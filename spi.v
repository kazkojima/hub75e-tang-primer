==> flow/design.v <==
module pll (
	    input refclk,
	    input reset,
	    output extlock,
	    output clk0_out)
;
   wire 	   clk0_buf;
   EG_LOGIC_BUFG bufg_feedback(.i(clk0_buf), .o(clk0_out));
   EG_PHY_PLL #(
		.DPHASE_SOURCE("DISABLE"),
		.DYNCFG("DISABLE"),
		.FIN("24.000"),
		.FEEDBK_MODE("NORMAL"),
		.FEEDBK_PATH("CLKC0_EXT"),
		.STDBY_ENABLE("DISABLE"),
		.PLLRST_ENA("ENABLE"),
		.SYNC_ENABLE("ENABLE"),
		.DERIVE_PLL_CLOCKS("DISABLE"),
		.GEN_BASIC_CLOCK("DISABLE"),
		.GMC_GAIN(6),
		.ICP_CURRENT(3),
		.KVCO(6),
		.LPF_CAPACITOR(3),
		.LPF_RESISTOR(2),
		.REFCLK_DIV(24),
		.FBCLK_DIV(16),
		.CLKC0_ENABLE("ENABLE"),
		.CLKC0_DIV(30),
		.CLKC0_CPHASE(30),
		.CLKC0_FPHASE(0)
		)
   pll_inst (
	     .refclk(refclk),
	     .reset(reset),
	     .stdby(1'b0),
	     .extlock(extlock),
	     .psclk(1'b0),
	     .psdown(1'b0),
	     .psstep(1'b0),
	     .psclksel(3'b000),
	     .psdone(open),
	     .dclk(1'b0),
	     .dcs(1'b0),
	     .dwe(1'b0),
	     .di(8'b00000000),
	     .daddr(6'b000000),
	     .do({open, open, open, open, open, open, open, open}),
	     .fbclk(clk0_out),
	     .clkc({open, open, open, open, clk0_buf})
);
endmodule  
module spi_satellite (
   input wire 	     clk,
   input wire 	     resetn,
   input wire 	     spi_clk,
   input wire 	     spi_mosi,
   input wire 	     spi_cs,
   output reg [31:0] read_value,
   output reg [0:0]  first_word,
   output reg [0:0]  done,
   output wire       idle
);
   parameter CPOL = 0;
   parameter CPHA = 0;
   parameter LSBFIRST = 0;
   parameter TIMEOUT__NOT_CS = 0;
   parameter TIMEOUT_CYCLES  = 2;
   reg [6:0] 	     state = 0;  
   reg [31:0] 	     value_int = 0;
   wire [0:0] 	     sample;
   wire [0:0] 	     write;
   reg [0:0] 	     spi_clk_reg;     
   reg [0:0] 	     spi_clk_pre;     
   reg [0:0] 	     spi_cs_reg;      
   reg [0:0] 	     spi_cs_pre;      
   reg [0:0] 	     spi_mosi_reg;    
   reg [0:0] 	     spi_mosi_pre;    
   reg [0:0] 	     reset_timeout;   
   reg [0:0] 	     first_word_int;  
   assign sample =    (CPOL ^  (CPHA ^ spi_clk_reg))
     && (CPOL ^ !(CPHA ^ spi_clk_pre));
   assign write  =    (CPOL ^ !(CPHA ^ spi_clk_reg))
     && (CPOL ^  (CPHA ^ spi_clk_pre));
   assign idle = timeout_expired;
   localparam TIMEOUT_CYCLE_BITS = TIMEOUT__NOT_CS * ($clog2(TIMEOUT_CYCLES)-1);
   reg [TIMEOUT_CYCLE_BITS:0] timeout_counter = 0;
   reg [0:0] 		      timeout_expired = 1;
   always @(posedge clk) begin
      if (!resetn) begin
         state           <= 0;
         reset_timeout   <= 1;
         done            <= 0;
         timeout_counter <= 0;
         timeout_expired <= 1;
         first_word      <= 0;
         spi_clk_reg     <= 0;
         spi_clk_pre     <= 0;
      end else begin
         timeout_counter <= reset_timeout ? TIMEOUT_CYCLES :
                            (timeout_counter ? timeout_counter - 1 : 0);
         if (!TIMEOUT__NOT_CS) begin
            timeout_expired <= spi_cs_reg;
         end else begin
            timeout_expired <= !timeout_counter;
         end
         spi_cs_reg <= spi_cs;
         spi_cs_pre <= spi_cs_reg;
         spi_clk_reg  <= spi_clk;
         spi_clk_pre  <= spi_clk_reg;
         spi_mosi_reg <= spi_mosi;
         spi_mosi_pre <= spi_mosi_reg;
         reset_timeout <= 0;
         read_value <= 0;
         first_word <= 0;
         done <= 0;
         if (!spi_cs_reg && spi_cs_pre) first_word_int <= 1;
         if (timeout_expired) begin
            state <= 0;
            reset_timeout <= 1;
         end else if (sample) begin
            reset_timeout <= 1;  
            value_int <= LSBFIRST ? {spi_mosi, value_int[31:1]}
                         : {value_int[30:0], spi_mosi};
            if (state < 32) begin
               state <= state + 1;
            end
         end else if (state == 32) begin
            first_word     <= first_word_int;
            first_word_int <= 0;
            read_value     <= value_int;
            done           <= 1;
            state          <= 0;
         end
      end
   end  
endmodule
module hub75e_if (
		  input 	clk,
		  input 	resetn,
		  output [4:0] 	lines,
		  output 	hub_ck,
		  output 	hub_st,
		  output reg	hub_oe,
		  output [10:0] ram_addr,
		  output reg 	frame_clk
);
   reg [10:0] 			   hub_addr;
   reg [4:0] 			   line;
   reg [1:0] 			   state = 0;
   assign ram_addr = hub_addr;
   assign hub_ck = clk & ~frame_clk;
   assign hub_st = clk & frame_clk;
   assign lines = hub_addr[10:6] - 1;
   always @(negedge clk) begin
      if (!resetn) begin
	 state <= 0;
	 hub_addr <= 0;
	 line <= 0;
	 frame_clk <= 0;
	 hub_oe <= 0;
      end
      if (state == 0) begin
	 if (hub_addr[5:0] == 63) begin
	    frame_clk <= 1;
	    hub_oe <= 1;
	    state <= 1;
	 end else begin
	    hub_addr <= hub_addr + 1;
	    frame_clk <= 0;
	    state <= 0;
	 end
      end
      else if (state == 1) begin
	 state <= 2;
      end
      else if (state == 2) begin
	 frame_clk <= 0;
	 hub_addr <= hub_addr + 1;
	 state <= 3;
      end
      else if (state == 3) begin
	 hub_oe <= 0;
	 state <= 0;
      end
   end  
endmodule  
module pixram (
	       input wire 	 clk,
	       input wire 	 read,
	       input wire 	 write,
	       input wire [10:0] raddr,
	       input wire [10:0] waddr,
	       output reg [31:0] data_out,
	       input wire [31:0] data_in
);
   reg [31:0] 			 mem[0:2048-1];
   always @(posedge clk) begin
      if (write) begin
         mem[waddr] <= data_in;
      end
      if (read) begin
	 data_out <= mem[raddr];
      end
   end  
endmodule  
module hub75e (
	       input wire 	 CLK_IN,
	       input wire 	 USER_KEY,
	       output wire [2:0] RGB_LED,
	       output wire 	 hub_R1,
	       output wire 	 hub_G1,
	       output wire 	 hub_B1,
	       output wire 	 hub_R2,
	       output wire 	 hub_G2,
	       output wire 	 hub_B2,
	       output wire 	 hub_E,
	       output wire 	 hub_A,
	       output wire 	 hub_B,
	       output wire 	 hub_C,
	       output wire 	 hub_D,
	       output wire 	 hub_CK,
	       output wire 	 hub_ST,
	       output wire 	 hub_OE,
	       output wire 	 dbg_0,
	       output wire 	 dbg_1,
	       input wire 	 spi_clk,
 	       input wire 	 spi_mosi,
	       input wire 	 spi_cs
);
   reg [5:0] 			 reset_cnt = 0;
   wire 			 presetn = &reset_cnt;
   reg 				 uresetn = 0;
   wire 			 resetn = presetn & uresetn;
   always @(posedge CLK_IN) begin
      reset_cnt <= reset_cnt + !presetn;
      uresetn <= USER_KEY;
   end
   wire   clock;
   wire   extlock;
   pll pll0(CLK_IN, 1'b0, extlock, clock);
   wire [31:0] ram_wdata;
   wire [10:0] ram_raddr;
   wire [15:0] ram_rdata1;
   wire [15:0] ram_rdata2;
   wire frame_clk;
   wire spi_firstword;
   wire spi_done;
   wire spi_idle;
   reg [10:0] spi_word_count = 0;
   reg 	      first_cycle_done = 0;
   spi_satellite spi(clock, resetn, spi_clk, spi_mosi, spi_cs,
		 ram_wdata, spi_firstword, spi_done, spi_idle);
   always @(posedge clock) begin
       if (!resetn) begin
	 spi_word_count <= 0;
	 first_cycle_done <= 0;
      end
      if (spi_firstword || spi_idle) begin
         spi_word_count <= 0;
      end
      if (spi_done) begin
         spi_word_count <= spi_word_count + 1;
 	 if (&spi_word_count) begin
	    first_cycle_done <= 1;
	 end
      end
   end  
   pixram pram(clock, 1'b1, spi_done, ram_raddr, spi_word_count,
	      {ram_rdata2, ram_rdata1}, ram_wdata);
   wire [4:0] lines;
   assign { hub_E, hub_D, hub_C, hub_B, hub_A } = lines;
   hub75e_if hubif(clock, resetn, lines, hub_CK, hub_ST, hub_OE, ram_raddr, frame_clk);
   reg [9:0] frame_count;
   always @(posedge frame_clk) begin
      if (!resetn) begin
	 frame_count <= 0;
      end
      else begin
	 frame_count <= frame_count + 1;
      end
   end
   wire enable;
   assign       enable = first_cycle_done;
   assign hub_R1 = (ram_rdata1[14:10] > frame_count[9:5]) & enable;
   assign hub_G1 = (ram_rdata1[9:5] > frame_count[9:5]) & enable;
   assign hub_B1 = (ram_rdata1[4:0] > frame_count[9:5]) & enable;
   assign hub_R2 = (ram_rdata2[14:10] > frame_count[9:5]) & enable;
   assign hub_G2 = (ram_rdata2[9:5] > frame_count[9:5]) & enable;
   assign hub_B2 = (ram_rdata2[4:0] > frame_count[9:5]) & enable;
   assign RGB_LED[0] = 1'b1;
   assign RGB_LED[1] = 1'b1;
   assign RGB_LED[2] = spi_cs;
   assign dbg_0 = &spi_word_count;
   assign dbg_1 = first_cycle_done;
endmodule  
---- Step by step through the tools: spi_satellite ----
What the tools print for spi_satellite, step after step.
Line numbers count from 1 in the design file above.
Operators carry their Yosys type and port widths (W data, S select, Z words).
Not given: --
design
  top ..................................... spi_satellite
  clock port .............................. clk
  cell library ............................ sky130hd
  library corner .......................... tt_025C_1v80

---- Word-level counts ----
Yosys after proc, flatten, opt, wreduce and memory -nomap, before mapping. Memory bits, and registers merged into a memory's read port (data or address), are not among the register bits. Print and check cells are not counted. Equal cells are merged and count once.
storage and ports
  bits in writable memories ............... 0
  input bits .............................. 5
  cells after elaboration ................. 37
  bits in read-only memories .............. 0
  word width x clocked read ports ......... 0
  flip-flop bits (word level) ............. 79
  memories kept ........................... 0
  output and inout port bits .............. 35
  latch bits .............................. 0
operators by class
  $mul .................................... 0
  reduce/logical cells .................... 11
  add/sub/neg operators ................... 1
  magnitude comparators ................... 1
  bitwise operators ....................... 3
  equality and inequality tests ........... 2
  mux-type cells .......................... 8
  divide/modulo/power cells ............... 0
  shifts and indexed selects .............. 0
operators by type and width
  operator               count
  $logic_and A32 B32 Y1  1
  $logic_not A32 Y1      1
  $mux W7                3
  $add A7 B1 Y7 const B  1
  $lt A7 B6 Y1 const B   1
  $eq A7 B6 Y1 const B   1
  $reduce_or A3 Y1       2
  $mux W1                5
  $reduce_or A4 Y1       1
  $not A1 Y1             3
  $reduce_and A3 Y1      1
  $ne A2 B1 Y1 const B   1
  $reduce_and A2 Y1      1
  $reduce_bool A2 Y1     1
  $reduce_or A2 Y1       1
  $logic_and A1 B1 Y1    1
  $logic_not A1 Y1       1

---- Logic depth ----
Depth = most cells in a row (Yosys ltp): at word level without a register or memory, in the mapped netlist without a sequential cell, where the memories' decode and read muxes count.
depth
  depth in word-level cells ............... 6
  ABC_AREA ................................ 0
  mapped depth ............................ 6
  gate-level depth less buffers ........... 5

---- Synthesis result ----
Yosys stat after the flow's synthesis: flattened, memories mapped to cells. It holds for the ABC_AREA given above (unset counts as 0); a run with the other value may have another netlist.
cell types
  cell type                  count  area in all (sq um)
  sky130_fd_sc_hd__edfxtp_1  67     2011.93
  sky130_fd_sc_hd__dfxtp_1   12     240.23
  sky130_fd_sc_hd__and2_1    27     168.912
  sky130_fd_sc_hd__and2_2    10     75.072
  sky130_fd_sc_hd__ha_1      2      25.024
  sky130_fd_sc_hd__nand3_1   5      25.024
  sky130_fd_sc_hd__o21ai_0   5      25.024
  sky130_fd_sc_hd__nor4_4    1      21.27
  sky130_fd_sc_hd__a21oi_1   4      20.019
  sky130_fd_sc_hd__or3_1     3      18.768
  sky130_fd_sc_hd__clkbuf_2  3      15.014
  sky130_fd_sc_hd__inv_1     4      15.014
  sky130_fd_sc_hd__or4b_4    1      13.763
  sky130_fd_sc_hd__nand2_1   3      11.261
  sky130_fd_sc_hd__or4b_1    1      10.01
  sky130_fd_sc_hd__nor4b_1   1      8.758
  sky130_fd_sc_hd__o41ai_1   1      8.758
  sky130_fd_sc_hd__or2b_2    1      8.758
Other cell types: 8; their cells: 8.
synthesis totals
  cell count .............................. 159
  mapped flip-flops ....................... 79
  synthesis area .......................... 2770.2 sq um
  sequential part of the area ............. 2252.2 sq um
  buffers ................................. 4

---- Timing after synthesis ----
Source: OpenSTA report_checks on the synthesized netlist (no wires, ideal clock, input and output delay 20% of the period each), path of least setup slack; recovery checks are left aside. Register names are those of the netlist, which keeps one name where synthesis merged equal registers.
timing path after synthesis
  path kind ............................... input to register
  start ................................... input port resetn
  end ..................................... register value_int[0]
  data required time ...................... 1.798 ns
  clock period ............................ 2.19 ns
  launch time at the first pin ............ 0.438 ns
  arrival time ............................ 1.544 ns
  setup time .............................. 0.392 ns
  external input delay .................... 0.438 ns
  stages on the path ...................... 2
  path buffers ............................ 0
  path delay .............................. 1.498 ns
  path slack .............................. 0.254 ns
  synthesis period reached ................ 1.936 ns
"path delay" is the arrival time less input delay plus setup time.
"stages on the path" counts driving pins, that of a launching flip-flop among them; a cell with two outputs on the path counts twice.
"synthesis period reached" is the clock period less the worst setup slack; recovery checks do not enter. This is arithmetic on one report: input and output delays are still those of the set period (20% each).
The rows between start and end are the longest chain of elaborated cells between them; the timing report does not say that the signal goes this way. Where chains are equally long, one stands for them.
A line is the first line of the expression or statement that the cell stems from. Yosys adds cells for indexed reads and writes and turns some case tables into memories.
on the way, after synthesis
  cells stage by stage .................... sky130_fd_sc_hd__nor2b_1 -> sky130_fd_sc_hd__and2_1
  length of the longest elaborated chain .. 1
  elaborated cells on any way between the ends .. 1
  RTL lines with such cells ............... 0
  classes of those cells .................. reduce/logical (1)
ends and longest elaborated chain, after synthesis
  element            RTL line  RTL
  start, declared    54        input wire resetn,
  $reduce_and A3 Y1  --
  end, assigned      122       value_int <= LSBFIRST ? {spi_mosi, value_int[31:1]}
  end, declared      69        reg [31:0] value_int = 0;

---- Path in the finished layout ----
From the final timing report of record 1: the path of least setup slack in the routed layout; clock arrival at registers is part of the times.
timing path post-layout
  path kind ............................... register to register
  start ................................... register state[6]
  end ..................................... register first_word_int
  path slack .............................. 0.15 ns
  stages on the path ...................... 6
  setup time .............................. 0.24 ns
  path buffers ............................ 2
  launch time at the first pin ............ 0.34 ns
  arrival time ............................ 1.78 ns
  data required time ...................... 1.94 ns
  clock period ............................ 1.84 ns
The rows between start and end are the longest chain of elaborated cells between them; the timing report does not say that the signal goes this way. Where chains are equally long, one stands for them.
At most two assigning lines are given for a register; there are more.
on the way, post-layout
  cells stage by stage .................... sky130_fd_sc_hd__dfxtp_2 -> sky130_fd_sc_hd__or4b_4 -> sky130_fd_sc_hd__nor4_4 -> sky130_fd_sc_hd__buf_6 -> sky130_fd_sc_hd__buf_8 -> sky130_fd_sc_hd__nor2_2
  length of the longest elaborated chain .. 4
  elaborated cells on any way between the ends .. 4
  RTL lines with such cells ............... 3
  classes of those cells .................. eq/ne (1); mux (3)
ends and longest elaborated chain, post-layout
  element          RTL line  RTL
  start, declared  68        reg [6:0] state = 0;
  start, assigned  90        state           <= 0;
  start, assigned  125       state <= state + 1;
  $eq A7 B6 Y1     127       end else if (state == 32) begin
  $mux W1          127
  $mux W1          120       end else if (sample) begin
  $mux W1          117       if (timeout_expired) begin
  end, assigned    116       if (!spi_cs_reg && spi_cs_pre) first_word_int <= 1;
  end, assigned    129       first_word_int <= 0;
  end, declared    79        reg [0:0] first_word_int;

Add stored flow runs of spi_satellite

spi_satellite through Yosys and OpenROAD on sky130hd: 2 stored runs, unordered, with their settings and measured results. The constraints put input and output delay at 20% of the set period each and load the outputs with 0.01 pF.
"worst setup path time (ns)" means the part of the period allowed to the worst setup path (the constraints hold back 20% at inputs and 20% at outputs) less its slack; where the path has registers, the arrival times of their clocks count too.
"finish__power__total": no workload was simulated; the value follows from the tool's default switching activity.

Flow files of record 1
==> flow/run.sh <==
#!/bin/bash
# the make line also repeats the synthesis and layout settings of config.mk as NAME=value (left out here)
make -C /OpenROAD-flow-scripts/flow DESIGN_CONFIG=/design/flow/config.mk WORK_HOME=/design/flow/orfs CLKGATE_MAP_FILE= finish
==> flow/config.mk <==
export PLATFORM = sky130hd
export DESIGN_NAME = spi_satellite
export DESIGN_NICKNAME = spi_satellite
export VERILOG_FILES = /design/flow/design.v
export SDC_FILE = /design/flow/constraint.sdc
export NUM_CORES = 4
export LEC_CHECK = 0
export CAP_MARGIN = 0
export CELL_PAD_IN_SITES_GLOBAL_PLACEMENT = 2
export CORE_MARGIN = 2
export CORE_UTILIZATION = 58
export GPL_TIMING_DRIVEN = 0
export MIN_ROUTING_LAYER = met2
export SETUP_SLACK_MARGIN = 0.33
export SLEW_MARGIN = 5
==> flow/constraint.sdc <==
create_clock -name core_clock -period 1.84 [get_ports {clk}]
set_input_delay 0.3680 -clock core_clock [delete_from_list [all_inputs] [get_ports {clk}]]
set_output_delay 0.3680 -clock core_clock [all_outputs]
set_load 0.01 [all_outputs]

report of record 1
yosys chip area after synthesis (um^2): 2770.2
finish__design__die__area: 5345.1
finish__design__instance__area__stdcell: 3530.9
finish__timing__setup__ws: 0.150
finish__timing__setup__tns: 0.000
finish__timing__hold__ws: 0.363
finish__power__total: 3.124e-03
worst setup path time (ns): 1.69
worst setup path kind: register to register

Flow files of record 2
==> flow/run.sh <==
#!/bin/bash
# the make line also repeats the synthesis and layout settings of config.mk as NAME=value (left out here)
make -C /OpenROAD-flow-scripts/flow DESIGN_CONFIG=/design/flow/config.mk WORK_HOME=/design/flow/orfs CLKGATE_MAP_FILE= finish
==> flow/config.mk <==
export PLATFORM = sky130hd
export DESIGN_NAME = spi_satellite
export DESIGN_NICKNAME = spi_satellite
export VERILOG_FILES = /design/flow/design.v
export SDC_FILE = /design/flow/constraint.sdc
export NUM_CORES = 4
export LEC_CHECK = 0
export CAP_MARGIN = 20
export CORE_MARGIN = 2
export CORE_UTILIZATION = 40
export SLEW_MARGIN = 20
==> flow/constraint.sdc <==
create_clock -name core_clock -period 2.94 [get_ports {clk}]
set_input_delay 0.5880 -clock core_clock [delete_from_list [all_inputs] [get_ports {clk}]]
set_output_delay 0.5880 -clock core_clock [all_outputs]
set_load 0.01 [all_outputs]

report of record 2
yosys chip area after synthesis (um^2): 2770.2
finish__design__die__area: 7607.3
finish__design__instance__area__stdcell: 3444.6
finish__timing__setup__ws: 0.757
finish__timing__setup__tns: 0.000
finish__timing__hold__ws: 0.447
finish__power__total: 2.052e-03
worst setup path time (ns): 2.18
worst setup path kind: register to register
